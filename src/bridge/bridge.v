==> flow/design.v <==
`timescale 1ns / 1ps
module asynch_edge_detect(
	input SYNC_CLK_IN,
	input ASYNC_IN,
	output DETECT_OUT
);
wire detect;
wire signal_in;
reg  signal_in_prev;
assign   detect       = signal_in & ~signal_in_prev;
assign   DETECT_OUT   = detect;
always @(posedge SYNC_CLK_IN) begin
	signal_in_prev <= signal_in;
end
synchronizer synch_inst (
	.asynch_input(ASYNC_IN),
	.synch_clk(SYNC_CLK_IN),
	.synch_output(signal_in)
);
  endmodule
`timescale 1ns / 1ps
module bridge(
		input GPS_I0,
		input GPS_I1,
		input GPS_Q0,
		input GPS_Q1,
		input MAX2769_CLK,
		input MCU_CLK,
		input RESET_N,
		input SELF_TEST,
		output MCU_SCK,
		output MCU_SS,
		output MCU_MOSI);
wire datardy;
wire gps_i0_sync;
wire gps_i1_sync;
wire gps_q0_sync;
wire gps_q1_sync;
reg   gps_i0_sync_reg;
reg   gps_i1_sync_reg;
reg   gps_q0_sync_reg;
reg   gps_q1_sync_reg;
bridge_sm bridge_sm_inst (
.GPS_I0(gps_i0_sync_reg),
.GPS_I1(gps_i1_sync_reg),
.GPS_Q0(gps_q0_sync_reg),
.GPS_Q1(gps_q1_sync_reg),
.MCU_CLK(MCU_CLK),
.RESET_N(RESET_N),
.SELF_TEST(SELF_TEST),
.DATAREADY(datardy),
.MCU_SCK(MCU_SCK),
.MCU_SS(MCU_SS),
.MCU_MOSI(MCU_MOSI)
);
asynch_edge_detect asynch_edge_detect_inst(
		.SYNC_CLK_IN(MCU_CLK),
		.ASYNC_IN(MAX2769_CLK),
		.DETECT_OUT(datardy)
);
always@(posedge MCU_CLK) begin
   gps_i0_sync_reg <= gps_i0_sync;
   gps_i1_sync_reg <= gps_i1_sync;
   gps_q0_sync_reg <= gps_q0_sync;
   gps_q1_sync_reg <= gps_q1_sync;
end
synchronizer synch_inst_q1 (
	.asynch_input(GPS_Q1),
	.synch_clk(MCU_CLK),
	.synch_output(gps_q1_sync)
);
synchronizer synch_inst_i0 (
	.asynch_input(GPS_I0),
	.synch_clk(MCU_CLK),
	.synch_output(gps_i0_sync)
);
synchronizer synch_inst_i1 (
	.asynch_input(GPS_I1),
	.synch_clk(MCU_CLK),
	.synch_output(gps_i1_sync)
);
synchronizer synch_inst_q0 (
	.asynch_input(GPS_Q0),
	.synch_clk(MCU_CLK),
	.synch_output(gps_q0_sync)
);
endmodule
`timescale 1ns / 1ps
module bridge_sm(
	input GPS_I0,
	input GPS_I1,
	input GPS_Q0,
	input GPS_Q1,
	input MCU_CLK,
	input RESET_N,
	input SELF_TEST,
	input DATAREADY,
	output MCU_SCK,
	output MCU_SS,
	output MCU_MOSI
  );
  reg [12:0] bitcounter;
  reg [2:0] ss_delay;
  reg sck_en;
  reg mosi;
  wire [3:0] selftest_in;
  assign selftest_in = bitcounter[2]
		? bitcounter[6:3]
		: bitcounter[10:7];
  wire [3:0] gps_in;
  assign gps_in = SELF_TEST
		? {selftest_in[0], selftest_in[1], selftest_in[2], selftest_in[3]}
		: {GPS_Q1, GPS_Q0, GPS_I1, GPS_I0};
  wire [1:0] mosi_sel;
  assign mosi_sel = bitcounter[1:0];
  assign MCU_CLK_Delay = ~MCU_CLK;	
  assign MCU_SS    = ss_delay[0];
  assign MCU_SCK   = MCU_CLK_Delay & sck_en;
  assign MCU_MOSI  = mosi;
  assign reset_n_in = RESET_N;
  always@(posedge MCU_CLK) begin
	if (reset_n_in == 0) begin
		sck_en <= 1'b0;
		ss_delay <= 0;
		bitcounter <= 0;
	end
	else begin
		if (mosi_sel != 0 || DATAREADY) begin
			sck_en <= 1'b1;
			mosi <= gps_in[mosi_sel];
			ss_delay <= 3'b100;
			bitcounter <= bitcounter + 1;
		end
		else begin
			sck_en <= 1'b0;
			mosi <= 0;
			if (bitcounter == 0) begin
				ss_delay <= ss_delay >> 1;
			end
		end
	end
end
endmodule
`timescale 1ns / 1ps
module synchronizer(
    input asynch_input,
    input synch_clk,
    output synch_output
    );
reg synch_a;
reg synch_b;
assign synch_output = synch_b;
always @(negedge synch_clk) begin
	synch_b <= synch_a;
end
always @(posedge synch_clk) begin
   synch_a <= asynch_input;
end
endmodule
From RTL to reports: bridge:

Tool output for the design above, in the order of the flow.
Line numbers count from 1 in the design file above.
Operators: Yosys type, input widths -> output width; for muxes data width and select width s.
A cell with -- has no value.

* design top: bridge
* clock input: MCU_CLK
* standard-cell library: sky130hd
* library corner: tt_025C_1v80

Word-level counts:

Counts by Yosys on the flattened word-level netlist (proc, flatten, opt, wreduce; memories kept). Register bits leave out memories and registers merged into their read ports (data or address). Print and check cells are left out. Cells with the same type and inputs are merged into one.

* input bits: 8
* register bits after elaboration: 33
* ROM bits: 0
* word width x clocked read ports: 0
* word-level cells: 37
* memory bits (writable): 0
* bits in latches: 0
* output and inout bits: 3
* memories: 0

* mux-type cells: 5
* bitwise gates (word level): 5
* $add $sub $neg: 1
* magnitude comparators: 0
* $mul: 0
* reduce/logical cells: 5
* shifts and indexed selects: 1
* equality and inequality tests: 0
* divide/modulo/power cells: 0

Operator list (count)
* $add 13x1->13 const B: 1
* $logic_not 13->1: 1
* $mux 4: 2
* $mux 3: 2
* $reduce_bool 2->1: 2
* $shiftx 4x2->1: 1
* $not 1->1: 3
* $and 1x1->1: 2
* $reduce_or 2->1: 1
* $logic_or 1x1->1: 1
* $mux 1: 1

Logic depth:

Yosys ltp: most cells in a row. Word level: on the elaborated netlist, between registers, memories and ports. Mapped: between sequential cells and ports; inverters and the memories' decode and read muxes count.

* depth after elaboration: 4
* ABC_AREA: 0
* gate-level depth with buffers: 7
* mapped depth without buffers: 6

Netlist:

Source: synth_stat.txt of the flow (Yosys; design flattened, memories mapped). It holds for the ABC_AREA given above (unset counts as 0); a run with the other value may have another netlist.
Totals and module areas in this step are rounded.

Cells by type
* sky130_fd_sc_hd__dfxtp_1: count 32, total area 640.614 sq um
* sky130_fd_sc_hd__mux2i_1: count 7, total area 70.067 sq um
* sky130_fd_sc_hd__and2_1: count 8, total area 50.048 sq um
* sky130_fd_sc_hd__xor2_1: count 4, total area 35.034 sq um
* sky130_fd_sc_hd__a21oi_1: count 6, total area 30.029 sq um
* sky130_fd_sc_hd__edfxtp_1: count 1, total area 30.029 sq um
* sky130_fd_sc_hd__nand2_1: count 8, total area 30.029 sq um
* sky130_fd_sc_hd__nand3_1: count 6, total area 30.029 sq um
* sky130_fd_sc_hd__a2111oi_4: count 1, total area 27.526 sq um
* sky130_fd_sc_hd__inv_1: count 7, total area 26.275 sq um
* sky130_fd_sc_hd__mux4_1: count 1, total area 26.275 sq um
* sky130_fd_sc_hd__xnor2_1: count 3, total area 26.275 sq um
* sky130_fd_sc_hd__ha_1: count 2, total area 25.024 sq um
* sky130_fd_sc_hd__mux4_2: count 1, total area 22.522 sq um
* sky130_fd_sc_hd__nand4_4: count 1, total area 21.27 sq um
* sky130_fd_sc_hd__buf_2: count 4, total area 20.019 sq um
* sky130_fd_sc_hd__nand2b_1: count 3, total area 18.768 sq um
* sky130_fd_sc_hd__a211oi_1: count 2, total area 15.014 sq um

Not listed: further types 16, cells in them 23.

* sequential part of the area: 670.6 sq um
* buffer cells: 6
* mapped cells: 120
* cell area after synthesis: 1306 sq um
* mapped flip-flops: 33

The figures by module come from a second, unflattened synthesis with its own total; it is not the netlist above.

* cell total of the unflattened synthesis: 123
* area total of the unflattened synthesis: 1256 sq um

Rows give one instance, submodules left out.

By module
* bridge_sm: cells 102, seq. area 370.4 sq um, area 923.4 sq um, times used 1
* synchronizer: cells 3, seq. area 40.0 sq um, area 43.8 sq um, times used 5
* bridge: cells 4, seq. area 80.1 sq um, area 80.1 sq um, times used 1
* asynch_edge_detect: cells 2, seq. area 20.0 sq um, area 33.8 sq um, times used 1

Subject: flow runs of bridge

Hi,

Flow measurements of bridge on sky130hd: 2 stored runs with different settings, listed in no order. Input and output delays are each 20% of the period that was set; the output load is 0.01 pF.
By "total design power" is meant OpenSTA's value without simulated activity: inputs other than the clock are taken to toggle once in ten clock periods, and the tool carries that through the logic.
Values from the reports are rounded here.

### Run 1

==> flow/run.sh <==
#!/bin/bash
# the make line also repeats the synthesis and layout settings of config.mk as NAME=value (left out here)
make -C /OpenROAD-flow-scripts/flow DESIGN_CONFIG=/design/flow/config.mk WORK_HOME=/design/flow/orfs CLKGATE_MAP_FILE= finish
==> flow/config.mk <==
export PLATFORM = sky130hd
export DESIGN_NAME = bridge
export DESIGN_NICKNAME = bridge
export VERILOG_FILES = /design/flow/design.v
export SDC_FILE = /design/flow/constraint.sdc
export NUM_CORES = 4
export LEC_CHECK = 0
export ABC_AREA = 0
export CAP_MARGIN = 20
export CELL_PAD_IN_SITES_DETAIL_PLACEMENT = 1
export CELL_PAD_IN_SITES_GLOBAL_PLACEMENT = 1
export CORE_ASPECT_RATIO = 1.32
export CORE_MARGIN = 2
export CORE_UTILIZATION = 72
export CTS_CLUSTER_DIAMETER = 214
export CTS_CLUSTER_SIZE = 45
export MAX_ROUTING_LAYER = met4
export SETUP_SLACK_MARGIN = 0.05
export SLEW_MARGIN = 20
==> flow/constraint.sdc <==
create_clock -name core_clock -period 1.73 [get_ports {MCU_CLK}]
set_input_delay 0.3460 -clock core_clock [delete_from_list [all_inputs] [get_ports {MCU_CLK}]]
set_output_delay 0.3460 -clock core_clock [all_outputs]
set_load 0.01 [all_outputs]

Outcome of run 1: no final report: placement broke off with GPL-0301

### Run 2

==> flow/run.sh <==
#!/bin/bash
# the make line also repeats the synthesis and layout settings of config.mk as NAME=value (left out here)
make -C /OpenROAD-flow-scripts/flow DESIGN_CONFIG=/design/flow/config.mk WORK_HOME=/design/flow/orfs CLKGATE_MAP_FILE= finish
==> flow/config.mk <==
export PLATFORM = sky130hd
export DESIGN_NAME = bridge
export DESIGN_NICKNAME = bridge
export VERILOG_FILES = /design/flow/design.v
export SDC_FILE = /design/flow/constraint.sdc
export NUM_CORES = 4
export LEC_CHECK = 0
export CAP_MARGIN = 20
export CELL_PAD_IN_SITES_DETAIL_PLACEMENT = 0
export CORE_ASPECT_RATIO = 0.93
export CORE_MARGIN = 2
export CORE_UTILIZATION = 50
export CTS_CLUSTER_DIAMETER = 171
export GPL_ROUTABILITY_DRIVEN = 1
export PLACE_DENSITY_LB_ADDON = 0.04
export SETUP_SLACK_MARGIN = 0.49
export SLEW_MARGIN = 0
==> flow/constraint.sdc <==
create_clock -name core_clock -period 2.62 [get_ports {MCU_CLK}]
set_input_delay 0.5240 -clock core_clock [delete_from_list [all_inputs] [get_ports {MCU_CLK}]]
set_output_delay 0.5240 -clock core_clock [all_outputs]
set_load 0.01 [all_outputs]

Results of run 2:
- Chip area in the Yosys report: 1,306 sq um
- Total die area: 3,038 sq um
- Standard-cell area after layout: 1,613 sq um
- Utilization: 66.5 %
- Worst setup slack after layout: 138 ps
- Total negative slack: 0 ps
- Worst hold slack: 484 ps
- Total design power: 0.001289 W

Regards
